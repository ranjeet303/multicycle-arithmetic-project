==> flow/design.v <==
module adder_m (
    input  wire [3:0] adout0, bdout0,   
    output wire [7:0] tadd              
);
    wire [3:0] A, B;
    wire [3:0] S;                       
    wire [3:0] G, P;                    
    wire [4:0] C;                       
    assign A = adout0;
    assign B = bdout0;
    assign G = A & B;
    assign P = A ^ B;
    assign C[0] = 1'b0;
    assign C[1] = G[0] | (P[0] & C[0]);
    assign C[2] = G[1] | (P[1] & C[1]);
    assign C[3] = G[2] | (P[2] & C[2]);
    assign C[4] = G[3] | (P[3] & C[3]);
    assign S[0] = P[0] ^ C[0];
    assign S[1] = P[1] ^ C[1];
    assign S[2] = P[2] ^ C[2];
    assign S[3] = P[3] ^ C[3];
    assign tadd = {3'b000, C[4], S};   
endmodule
module controller (
input clk,rst,go,
output reg ld_a, ld_b,  ld_out,
output reg done
);
parameter s0_idle= 4'b0000;
parameter s1_ld_ab= 4'b0001;
parameter s2_wait= 4'b0010;
parameter s7_wait= 4'b0111;
parameter s8_ld_out= 4'b1000;
reg [3:0] ps,ns;
always @(posedge clk or posedge rst)
begin
    if(rst)
        ps <= s0_idle;
    else
        ps <=ns;
end 
always@(go or ps)
begin
    case(ps)
        s0_idle: ns = (go)? s1_ld_ab:s0_idle;
        s1_ld_ab: ns = s2_wait;
        s2_wait:  ns = s7_wait;
        s7_wait : ns = s8_ld_out;
        s8_ld_out : ns = s0_idle;
    default: ns = s0_idle;
    endcase
end
always @(ps)
begin
    case(ps)
        s0_idle:
                begin
                    ld_a = 0;
                    ld_b =0;
                    ld_out=0;
                    done =0;
                end
        s1_ld_ab:begin
                    ld_a = 1;
                    ld_b =1;
                    ld_out=0;
                    done =0;
                end
        s2_wait:begin
                    ld_a = 0;
                    ld_b =0;
                    ld_out=0;
                    done =0;
                end
              s7_wait:begin
                    ld_a = 0;
                    ld_b =0;
                    ld_out=0;
                    done =0;
                end
               s8_ld_out:begin
                    ld_a = 0;
                    ld_b =0;
                    ld_out=1;
                    done =1;
                end
                 default : begin
                    ld_a = 0;
                    ld_b =0;
                    ld_out=0;
                    done =0;
                end
           endcase
           end
endmodule
module datapath(
input clk, rst,
input [3:0] A,B,
input [1:0] opcode,
input ld_a, ld_b,  ld_out,
output [7:0] out,
output [3:0] remainder_out
);
          wire [3:0] adin;
          wire [3:0] bdin;
          wire [3:0] adout0;     
          wire [3:0] adout1;      
          wire [3:0] adout2;     
          wire[3:0] adout3 ;
          wire [3:0] bdout0;     
          wire [3:0] bdout1;      
          wire [3:0] bdout2;     
          wire[3:0] bdout3 ;
wire [7:0] tmul,tadd , tout , tdiv  ,tsub;
reg_a Ra (.clk(clk),.rst(rst),.A(A),.ld_a(ld_a),.adin(adin));
reg_b Rb (.clk(clk),.rst(rst),.B(B),.ld_b(ld_b),.bdin(bdin));
adder_m adder1 (.adout0(adout0),.bdout0(bdout0),.tadd(tadd));
division div1 (.dividend(adout3),.divisor(bdout3),.tdiv(tdiv),.remainder(remainder_out)); 
subtractor sub1 (.A(adout2),.B(bdout2),.tsub(tsub));
mul multi1 (.A(adout1),.B(bdout1),.tmul(tmul));
reg_out Rout (.clk(clk),.rst(rst),.tout(tout),.ld_out(ld_out),.out(out));
demux_4to1_4bit  demux1 (.adin(adin),.opcode(opcode),.adout0(adout0),.adout1(adout1),.adout2(adout2),.adout3(adout3));
demux_4to1_4bbit demux2 (.bdin(bdin),.opcode(opcode),.bdout0(bdout0),.bdout1(bdout1),.bdout2(bdout2),.bdout3(bdout3));
mux_4to1_8bit mux41 (.in0(tadd),.in1(tmul),.in2(tsub),.in3(tdiv),.tout(tout),.opcode(opcode));
endmodule
module demux_4to1_4bit (
    input wire [3:0] adin,        
    input wire [1:0] opcode,        
    output  [3:0] adout0,      
    output  [3:0] adout1,      
    output  [3:0] adout2,      
    output  [3:0] adout3       
);
          reg [3:0] r_adout0;     
          reg [3:0] r_adout1;      
          reg [3:0] r_adout2;     
          reg [3:0] r_adout3 ;
always @(*) begin
    case (opcode)
        2'b00: begin
            r_adout0 = adin;
            r_adout1 = 4'b0000;
            r_adout2 = 4'b0000;
            r_adout3 = 4'b0000;
        end
        2'b01: begin
            r_adout0 = 4'b0000;
            r_adout1 = adin;
            r_adout2 = 4'b0000;
            r_adout3 = 4'b0000;
        end
        2'b10: begin
            r_adout0 = 4'b0000;
            r_adout1 = 4'b0000;
            r_adout2 = adin;
            r_adout3 = 4'b0000;
        end
        2'b11: begin
            r_adout0 = 4'b0000;
            r_adout1 = 4'b0000;
            r_adout2 = 4'b0000;
            r_adout3 = adin;
        end
        default: begin
            r_adout0 = 4'b0000;
            r_adout1 = 4'b0000;
            r_adout2 = 4'b0000;
            r_adout3 = 4'b0000;
        end
    endcase
end
assign adout0 = r_adout0;
assign adout1 = r_adout1;
assign adout2 = r_adout2;
assign adout3 = r_adout3;
endmodule
module demux_4to1_4bbit (
    input wire [3:0] bdin,        
    input wire [1:0] opcode,        
    output  [3:0] bdout0,      
    output  [3:0] bdout1,      
    output  [3:0] bdout2,      
    output  [3:0] bdout3       
);
          reg [3:0] r_bdout0;     
          reg [3:0] r_bdout1;      
          reg [3:0] r_bdout2;     
          reg [3:0] r_bdout3 ;
always @(*) begin
    case (opcode)
        2'b00: begin
            r_bdout0 = bdin;
            r_bdout1 = 4'b0000;
            r_bdout2 = 4'b0000;
            r_bdout3 = 4'b0000;
        end
        2'b01: begin
            r_bdout0 = 4'b0000;
            r_bdout1 = bdin;
            r_bdout2 = 4'b0000;
            r_bdout3 = 4'b0000;
        end
        2'b10: begin
            r_bdout0 = 4'b0000;
            r_bdout1 = 4'b0000;
            r_bdout2 = bdin;
            r_bdout3 = 4'b0000;
        end
        2'b11: begin
            r_bdout0 = 4'b0000;
            r_bdout1 = 4'b0000;
            r_bdout2 = 4'b0000;
            r_bdout3 = bdin;
        end
        default: begin
            r_bdout0 = 4'b0000;
            r_bdout1 = 4'b0000;
            r_bdout2 = 4'b0000;
            r_bdout3 = 4'b0000;
        end
    endcase
end
assign bdout0 = r_bdout0;
assign bdout1 = r_bdout1;
assign bdout2 = r_bdout2;
assign bdout3 = r_bdout3;
endmodule
module division (
    input  [3:0] divisor, dividend,
    output [3:0]  remainder,
    output [7:0]  tdiv
);
    reg [3:0] reg_tdiv, reg_remainder;
    reg [3:0] divisor_copy, dividend_copy;
    reg [3:0] temp;
    integer i;
    always @(*) begin
        divisor_copy   = divisor;
        dividend_copy  = dividend;
        temp           = 4'b0000;
        for (i = 0; i < 4; i = i + 1) begin
            temp = {temp[2:0], dividend_copy[3]};
            dividend_copy = {dividend_copy[2:0], 1'b0}; 
            temp = temp - divisor_copy;
            if (temp[3] == 1) begin
                temp = temp + divisor_copy;
                dividend_copy[0] = 1'b0;
            end else begin
                dividend_copy[0] = 1'b1;
            end
        end
        reg_tdiv = dividend_copy;
        reg_remainder = temp; 
    end
    assign tdiv     = {4'b0000,reg_tdiv};
    assign remainder = reg_remainder;
endmodule
module mux_4to1_8bit (
    input  wire [7:0] in0,
    input  wire [7:0] in1,
    input  wire [7:0] in2,
    input  wire [7:0] in3,
    input  wire [1:0] opcode,      
    output   [7:0] tout          
);
     reg [7:0] out;
    always @(*) begin
        case (opcode)
            2'b00: out = in0;
            2'b01: out = in1;
            2'b10: out = in2;
            2'b11: out = in3;
            default: out = 8'b00000000;
        endcase
    end
    assign tout = out ;
endmodule
module mul (
  input  [3:0] A,
  input  [3:0] B,
  output [7:0] tmul
);
  wire [6:0] pp0, pp1, pp2, pp3;
  assign pp0 = (B[0]) ? {3'b000, A}       : 7'b0000000;   
  assign pp1 = (B[1]) ? {2'b00, A, 1'b0}  : 7'b0000000;   
  assign pp2 = (B[2]) ? {1'b0, A, 2'b00}  : 7'b0000000;   
  assign pp3 = (B[3]) ? { A, 3'b000}  : 7'b0000000;       
  assign tmul = pp0 + pp1 + pp2 + pp3;
endmodule
module reg_a(
input clk, rst,
input [3:0] A,
input ld_a ,
output [3:0] adin
);
 reg [3:0] reg_a;
 always @(posedge clk or posedge rst) begin
   if (rst)
   reg_a <= 0;
   else if (ld_a)
   reg_a <= A;
   end
assign adin = reg_a ;
endmodule
module reg_b(
input clk, rst,
input [3:0] B,
input ld_b ,
output [3:0] bdin
);
 reg [3:0] reg_b;
 always @(posedge clk or posedge rst) begin
   if (rst)
   reg_b <= 0;
   else if (ld_b)
   reg_b <= B;
   end
assign bdin = reg_b ;
endmodule
module reg_out(
input clk, rst,
input [7:0] tout ,
input  ld_out ,
output [7:0] out
);
 reg [7:0] reg_out;
 always @(posedge clk or posedge rst) begin
   if (rst)
   reg_out <= 0 ;
   else if ( ld_out )
   reg_out <= tout ;
   end
assign out = reg_out ;
endmodule
`timescale 1ns / 1ps
module subtractor(
  input  [3:0] A,
  input  [3:0] B,
  output [7:0] tsub
);
reg [3:0] reg_tsub;
  always @(*) begin
    if (A >= B) begin
      reg_tsub = A - B;
    end else 
      reg_tsub = B - A;  
  end
  assign tsub = {4'b0000 , reg_tsub};
endmodule
module top_alu(
    input clk, rst, go,
    input [3:0] A, B,
    input [1:0] opcode,
    output [6:0] seg,
    output [3:0] an,
    output [4:0] LED 
);
    wire [7:0] out;
    wire [3:0] remainder;
    wire done;
    wire ld_a, ld_b,  ld_out;
    datapath datapath1(
        .clk(clk),
        .rst(rst),
        .opcode(opcode),
        .A(A),
        .B(B),
        .ld_a(ld_a),
        .ld_b(ld_b),
        .ld_out(ld_out),
        .out(out),
        .remainder_out(remainder)
    );
    controller controller1(
        .clk(clk),
        .rst(rst),
        .go(go),
        .ld_a(ld_a),
        .ld_b(ld_b),
        .ld_out(ld_out),
        .done(done)
    );
    wire [3:0] digit3, digit2, digit1, digit0;
    bin_to_bcd conv(
        .binary(out[7:0]),
        .digit3(digit3),
        .digit2(digit2),
        .digit1(digit1),
        .digit0(digit0)
    );
    seven_seg_display ssd(
        .clk(clk),
        .rst(rst),
        .digit3(digit3),
        .digit2(digit2),
        .digit1(digit1),
        .digit0(digit0),
        .seg(seg),
        .an(an)
    );
    assign LED[3:0] = remainder;
    assign LED[4] = done;
endmodule
module bin_to_bcd(
    input [7:0] binary,
    output reg [3:0] digit3, digit2, digit1, digit0
);
    always @(*) begin
        digit3 = (binary / 1000) % 10;
        digit2 = (binary / 100) % 10;
        digit1 = (binary / 10) % 10;
        digit0 = binary % 10;
    end
endmodule
module seven_seg_display(
    input clk, rst,
    input [3:0] digit3, digit2, digit1, digit0,
    output reg [6:0] seg,
    output reg [3:0] an
);
    reg [15:0] refresh_counter = 0;
    wire [1:0] refresh_tick = refresh_counter[15:14];
    reg [3:0] current_digit;
    always @(posedge clk or posedge rst) begin
        if (rst) begin
            refresh_counter <= 0;
        end else begin
            refresh_counter <= refresh_counter + 1;
        end
    end
    always @(*) begin
        case (refresh_tick)
            2'b00: begin an = 4'b1110; current_digit = digit0; end
            2'b01: begin an = 4'b1101; current_digit = digit1; end
             2'b10: begin an = 4'b1011; current_digit = digit2; end 
             2'b11: begin an = 4'b0111; current_digit = digit3; end
            default: begin an = 4'b1111; current_digit = 4'b0000; end
        endcase
    end
    always @(*) begin
        case (current_digit)
            4'h0: seg = 7'b1000000;
            4'h1: seg = 7'b1111001;
            4'h2: seg = 7'b0100100;
            4'h3: seg = 7'b0110000;
            4'h4: seg = 7'b0011001;
            4'h5: seg = 7'b0010010;
            4'h6: seg = 7'b0000010;
            4'h7: seg = 7'b1111000;
            4'h8: seg = 7'b0000000;
            4'h9: seg = 7'b0010000;
            default: seg = 7'b1111111;
        endcase
    end
endmodule
[Tool chain data of top_alu]
Tool output for the design above, in the order of the flow.
Line numbers count from 1 in the design file above.
Operators carry their Yosys type and port widths (W data, S select, Z words).
Cell names lack the library's common part.
Not given: --
Set-up
  design top: top_alu
  clock port: clk
  standard-cell library: sky130hd
  library corner: tt_025C_1v80

[Word level]
Counts by Yosys on the flattened word-level netlist (proc, flatten, opt, wreduce; memories kept). Register bits leave out memories and registers merged into their read ports (data or address). Print and check cells are left out. Cells with the same type and inputs are merged into one.
Memory sizes are those after Yosys's memory passes, which may raise the word count (mostly to a power of two), join words into wider ones and drop unused or constant bits.
Operators by class
  muxes and demuxes: 28
  add/sub/neg operators: 14
  bitwise operators: 11
  reductions and logical operators: 7
  div/mod/pow operators: 7
  order comparisons: 1
  equal/unequal tests: 10
Operators by type and width (number)
  $mod A32 B4 Y32 const B: 3
  $div A8 B10 Y32 const B: 1
  $div A8 B7 Y32 const B: 1
  $div A8 B4 Y32 const B: 1
  $mod A8 B4 Y32 const B: 1
  $pmux W4 S2: 8
  $pmux W4 S4: 3
  $pmux W8 S4: 1
  $sub A4 B4 Y4: 5
  $add A16 B1 Y16 const B: 1
  $reduce_or A3 Y1: 4
  $mux W4: 3
  $add A3 B3 Y3: 3
  $mux W3: 3
  $eq A2 B2 Y1 const B: 4
  $add A7 B5 Y8: 1
  $add A8 B6 Y8: 1
  $add A8 B7 Y8: 1
  $mux W7: 1
  $mux W1: 7
  $mux W6: 1
  $mux W5: 1
  $sub A1 B4 Y4: 1
  $eq A2 B1 Y1 const B: 2
  $logic_not A2 Y1: 2
  $eq A4 B1 Y1 const B: 1
  $eq A4 B2 Y1 const B: 1
  $eq A4 B3 Y1 const B: 1
Other operator kinds: 9; their cells: 15.
Storage and ports
  memory bits (read-only): 112
  register bits: 36
  output and inout port bits: 16
  memories: 1
Memory list
  (no name shown): words 16, width 7, rd ports 1, wr ports 0, RTL line 441  | case (current_digit)

[Longest topological paths]
Longest topological path by Yosys (ltp), each cell counted once; first at word level (registers and memories cut), then after technology mapping (sequential cells cut; the memories' decode and read muxes count).
Logic depth
  depth in word-level cells: 15
  ABC_AREA: 0
  depth in mapped cells: 30
  mapped depth without buffers: 29

[Synthesis result]
Source: synth_stat.txt of the flow (Yosys; design flattened, memories mapped). It holds for the ABC_AREA given above (unset counts as 0); a run with the other value may have another netlist.
Mapped netlist
  cell count: 611
  sequential part of the area: 927.1 µm²
  mapped flip-flops: 37
  mapped area: 5227.5 µm²
Cells by type
  dfrtp_1: number 36, total area 900.864 µm²
  ha_1: number 48, total area 600.576 µm²
  fa_1: number 16, total area 320.307 µm²
  xnor2_1: number 23, total area 201.443 µm²
  a21oi_1: number 37, total area 185.178 µm²
  nand2_1: number 49, total area 183.926 µm²
  inv_1: number 47, total area 176.419 µm²
  mux2_2: number 13, total area 146.39 µm²
  nor2_1: number 36, total area 135.13 µm²
  mux2i_1: number 12, total area 120.115 µm²
  a21o_1: number 15, total area 112.608 µm²
  nand3_1: number 21, total area 105.101 µm²
  and2_1: number 16, total area 100.096 µm²
  o21ai_0: number 20, total area 100.096 µm²
  xor2_1: number 10, total area 87.584 µm²
  and3_1: number 12, total area 75.072 µm²
  mux4_2: number 3, total area 67.565 µm²
  clkbuf_1: number 16, total area 60.058 µm²
Not listed: further types 76, cells in them 181.
The figures by module come from a second, unflattened synthesis with its own total; it is not the netlist above.
Second synthesis, totals
  cell total of the unflattened synthesis: 600
  area total of the unflattened synthesis: 5348.9 µm²
Rows give one instance, submodules left out.
By module
  bin_to_bcd: sequential area 0.0 µm², cells 217, times used 1, area 1386.3 µm²
  seven_seg_display: sequential area 400.4 µm², cells 90, times used 1, area 975.9 µm²
  division: sequential area 0.0 µm², cells 100, times used 1, area 833.3 µm²
  mul: sequential area 0.0 µm², cells 42, times used 1, area 385.4 µm²
  subtractor: sequential area 0.0 µm², cells 44, times used 1, area 339.1 µm²
  reg_out: sequential area 200.2 µm², cells 18, times used 1, area 335.3 µm²
  mux_4to1_8bit: sequential area 0.0 µm², cells 10, times used 1, area 196.4 µm²
  controller: sequential area 126.4 µm², cells 11, times used 1, area 163.9 µm²
  demux_4to1_4bbit: sequential area 0.0 µm², cells 18, times used 1, area 155.1 µm²
  demux_4to1_4bit: sequential area 0.0 µm², cells 18, times used 1, area 155.1 µm²
  reg_a: sequential area 100.1 µm², cells 9, times used 1, area 148.9 µm²
  reg_b: sequential area 100.1 µm², cells 9, times used 1, area 148.9 µm²
  adder_m: sequential area 0.0 µm², cells 13, times used 1, area 117.6 µm²
  top_alu: sequential area 0.0 µm², cells 1, times used 1, area 7.5 µm²
  datapath: sequential area 0.0 µm², cells 0, times used 1, area 0.0 µm²

[Worst setup path after synthesis]
OpenSTA on the mapped netlist: ideal clock, no wires. The path of least setup slack (recovery checks aside). Input and output delay are each 20% of the period. Register names are those of the netlist, which keeps one name where synthesis merged equal registers.
Timing after synthesis
  path type: input -> output
  start: input port opcode[1]
  end: output port LED[2]
  data arrival time: 7.189 ns
  path buffers: 1
  driving pins on the path: 28
  path delay: 5.343 ns
  setup slack: 0.195 ns
  period: 9.23 ns
  launch time at the first pin: 1.846 ns
  period reached after synthesis: 9.035 ns
"path delay" = arrival - input delay + setup time.
A path that ends at an output port has no setup time.
"driving pins on the path": output pins that drive a net of the path, with the launching flip-flop's if there is one; two outputs of one cell count as two.
"period reached after synthesis" = period - worst setup slack (recovery checks aside). The figure is calculated, with input and output delays left at 20% of the set period.
Between the ends stands the longest chain of elaborated cells between them, by number of cells; it is not shown to be the way that was timed. Of several equally long chains one is given.
Each line given opens the expression or statement behind the cell; cells for indexed reads and writes are added by Yosys, which also makes memories of some case tables.
Between the ends, after synthesis
  cells stage by stage: and2_1 -> buf_2 -> nand2_1 -> inv_1 -> nor3_1 -> xor2_1 -> nand3_1 -> o21ai_0 -> ha_1 -> a21o_1 -> a21oi_1 -> xnor2_1 -> xnor2_2 -> nand3_1 -> o21ai_0 -> ha_1 -> a21o_1 -> a21oi_1 -> xnor2_1 -> xnor2_2 -> mux2i_1 -> ha_1 -> a21o_1 -> a21oi_1 -> xnor2_1 -> xnor2_2 -> mux2i_1 -> xnor2_1
  length of the longest elaborated chain: 14
  elaborated cells on any way between the ends: 19
  those cells by class: add/sub (8); eq/ne (3); mux (6); reduce/logical (2)
RTL lines, path after synthesis
  start: declaration: RTL line 353  | input [1:0] opcode,
  $eq A2 B2 Y1: RTL line 139  | case (opcode)
  $reduce_or A3 Y1
  $pmux W4 S2: RTL line 139
  $sub A1 B4 Y4: RTL line 244  | temp = temp - divisor_copy;
  $add A3 B3 Y3: RTL line 246  | temp = temp + divisor_copy;
  $mux W3: RTL line 245  | if (temp[3] == 1) begin
  $sub A4 B4 Y4: RTL line 244
  $add A3 B3 Y3: RTL line 246
  $mux W3: RTL line 245
  $sub A4 B4 Y4: RTL line 244
  $mux W3: RTL line 245
  $sub A4 B4 Y4: RTL line 244
  $add A4 B4 Y4: RTL line 246
  $mux W4: RTL line 245
  end: declaration: RTL line 356  | output [4:0] LED

[Path in the finished layout]
Path of least setup slack in the final report of job 1 (OpenROAD, finished layout, wires in). Where an end is a register, its clock arrival counts in the times.
Timing post-layout
  path type: input -> output
  start: input port opcode[0]
  end: output port LED[1]
  data arrival time: 8.95 ns
  launch time at the first pin: 2.36 ns
  period: 11.8 ns
  setup slack: 0.49 ns
  path buffers: 3
  driving pins on the path: 29
Between the ends stands the longest chain of elaborated cells between them, by number of cells; it is not shown to be the way that was timed. Of several equally long chains one is given.
Between the ends, post-layout
  cells stage by stage: clkdlybuf4s50_1 -> and2_2 -> nand2_1 -> ha_1 -> nor3_1 -> xor2_1 -> nand3_1 -> o21ai_0 -> ha_1 -> a21o_1 -> a21oi_1 -> xnor2_1 -> xnor2_2 -> nand3_1 -> o21ai_1 -> ha_1 -> a21o_1 -> a21oi_1 -> xnor2_1 -> xnor2_2 -> mux2i_1 -> ha_1 -> a21o_1 -> a21oi_1 -> xnor2_1 -> xnor2_2 -> buf_4 -> mux2_2 -> clkdlybuf4s50_1
  length of the longest elaborated chain: 14
  elaborated cells on any way between the ends: 19
  those cells by class: add/sub (8); eq/ne (3); mux (6); reduce/logical (2)
RTL lines, path post-layout
  start: declaration: RTL line 353  | input [1:0] opcode,
  $eq A2 B2 Y1: RTL line 139  | case (opcode)
  $reduce_or A3 Y1
  $pmux W4 S2: RTL line 139
  $sub A1 B4 Y4: RTL line 244  | temp = temp - divisor_copy;
  $add A3 B3 Y3: RTL line 246  | temp = temp + divisor_copy;
  $mux W3: RTL line 245  | if (temp[3] == 1) begin
  $sub A4 B4 Y4: RTL line 244
  $add A3 B3 Y3: RTL line 246
  $mux W3: RTL line 245
  $sub A4 B4 Y4: RTL line 244
  $mux W3: RTL line 245
  $sub A4 B4 Y4: RTL line 244
  $add A4 B4 Y4: RTL line 246
  $mux W4: RTL line 245
  end: declaration: RTL line 356  | output [4:0] LED

Subject: top_alu on sky130hd, stored results

Hello all,

Measured results for top_alu: 2 stored runs of the Yosys and OpenROAD flow on sky130hd. The settings differ; the order carries no meaning. The constraints put input and output delay at 20% of the set period each and load the outputs with 0.01 pF.

Flow files of job 1
==> flow/run.sh <==
#!/bin/bash
# the make line also repeats the synthesis and layout settings of config.mk as NAME=value (left out here)
make -C /OpenROAD-flow-scripts/flow DESIGN_CONFIG=/design/flow/config.mk WORK_HOME=/design/flow/orfs CLKGATE_MAP_FILE= finish
==> flow/config.mk <==
export PLATFORM = sky130hd
export DESIGN_NAME = top_alu
export DESIGN_NICKNAME = top_alu
export VERILOG_FILES = /design/flow/design.v
export SDC_FILE = /design/flow/constraint.sdc
export NUM_CORES = 4
export LEC_CHECK = 0
export CAP_MARGIN = 20
export CORE_MARGIN = 2
export CORE_UTILIZATION = 40
export SLEW_MARGIN = 20
==> flow/constraint.sdc <==
create_clock -name core_clock -period 11.8 [get_ports {clk}]
set_input_delay 2.3600 -clock core_clock [delete_from_list [all_inputs] [get_ports {clk}]]
set_output_delay 2.3600 -clock core_clock [all_outputs]
set_load 0.01 [all_outputs]

report of job 1
yosys chip area after synthesis (um^2): 5227.5
finish__design__die__area: 13999.6
finish__design__instance__area__stdcell: 5743.0
finish__timing__setup__ws: 0.495
finish__timing__setup__tns: 0.000

Flow files of job 2
==> flow/run.sh <==
#!/bin/bash
# the make line also repeats the synthesis and layout settings of config.mk as NAME=value (left out here)
make -C /OpenROAD-flow-scripts/flow DESIGN_CONFIG=/design/flow/config.mk WORK_HOME=/design/flow/orfs CLKGATE_MAP_FILE= finish
==> flow/config.mk <==
export PLATFORM = sky130hd
export DESIGN_NAME = top_alu
export DESIGN_NICKNAME = top_alu
export VERILOG_FILES = /design/flow/design.v
export SDC_FILE = /design/flow/constraint.sdc
export NUM_CORES = 4
export LEC_CHECK = 0
export CAP_MARGIN = 20
export CORE_MARGIN = 2
export CORE_UTILIZATION = 19
export CTS_CLUSTER_DIAMETER = 191
export CTS_CLUSTER_SIZE = 51
export GPL_ROUTABILITY_DRIVEN = 0
export PLACE_DENSITY = 0.8
export SLEW_MARGIN = 5
==> flow/constraint.sdc <==
create_clock -name core_clock -period 16.2 [get_ports {clk}]
set_input_delay 3.2400 -clock core_clock [delete_from_list [all_inputs] [get_ports {clk}]]
set_output_delay 3.2400 -clock core_clock [all_outputs]
set_load 0.01 [all_outputs]

report of job 2
yosys chip area after synthesis (um^2): 5227.5
finish__design__die__area: 28855.8
finish__design__instance__area__stdcell: 5929.4
finish__timing__setup__ws: 2.513
finish__timing__setup__tns: 0.000

Thanks
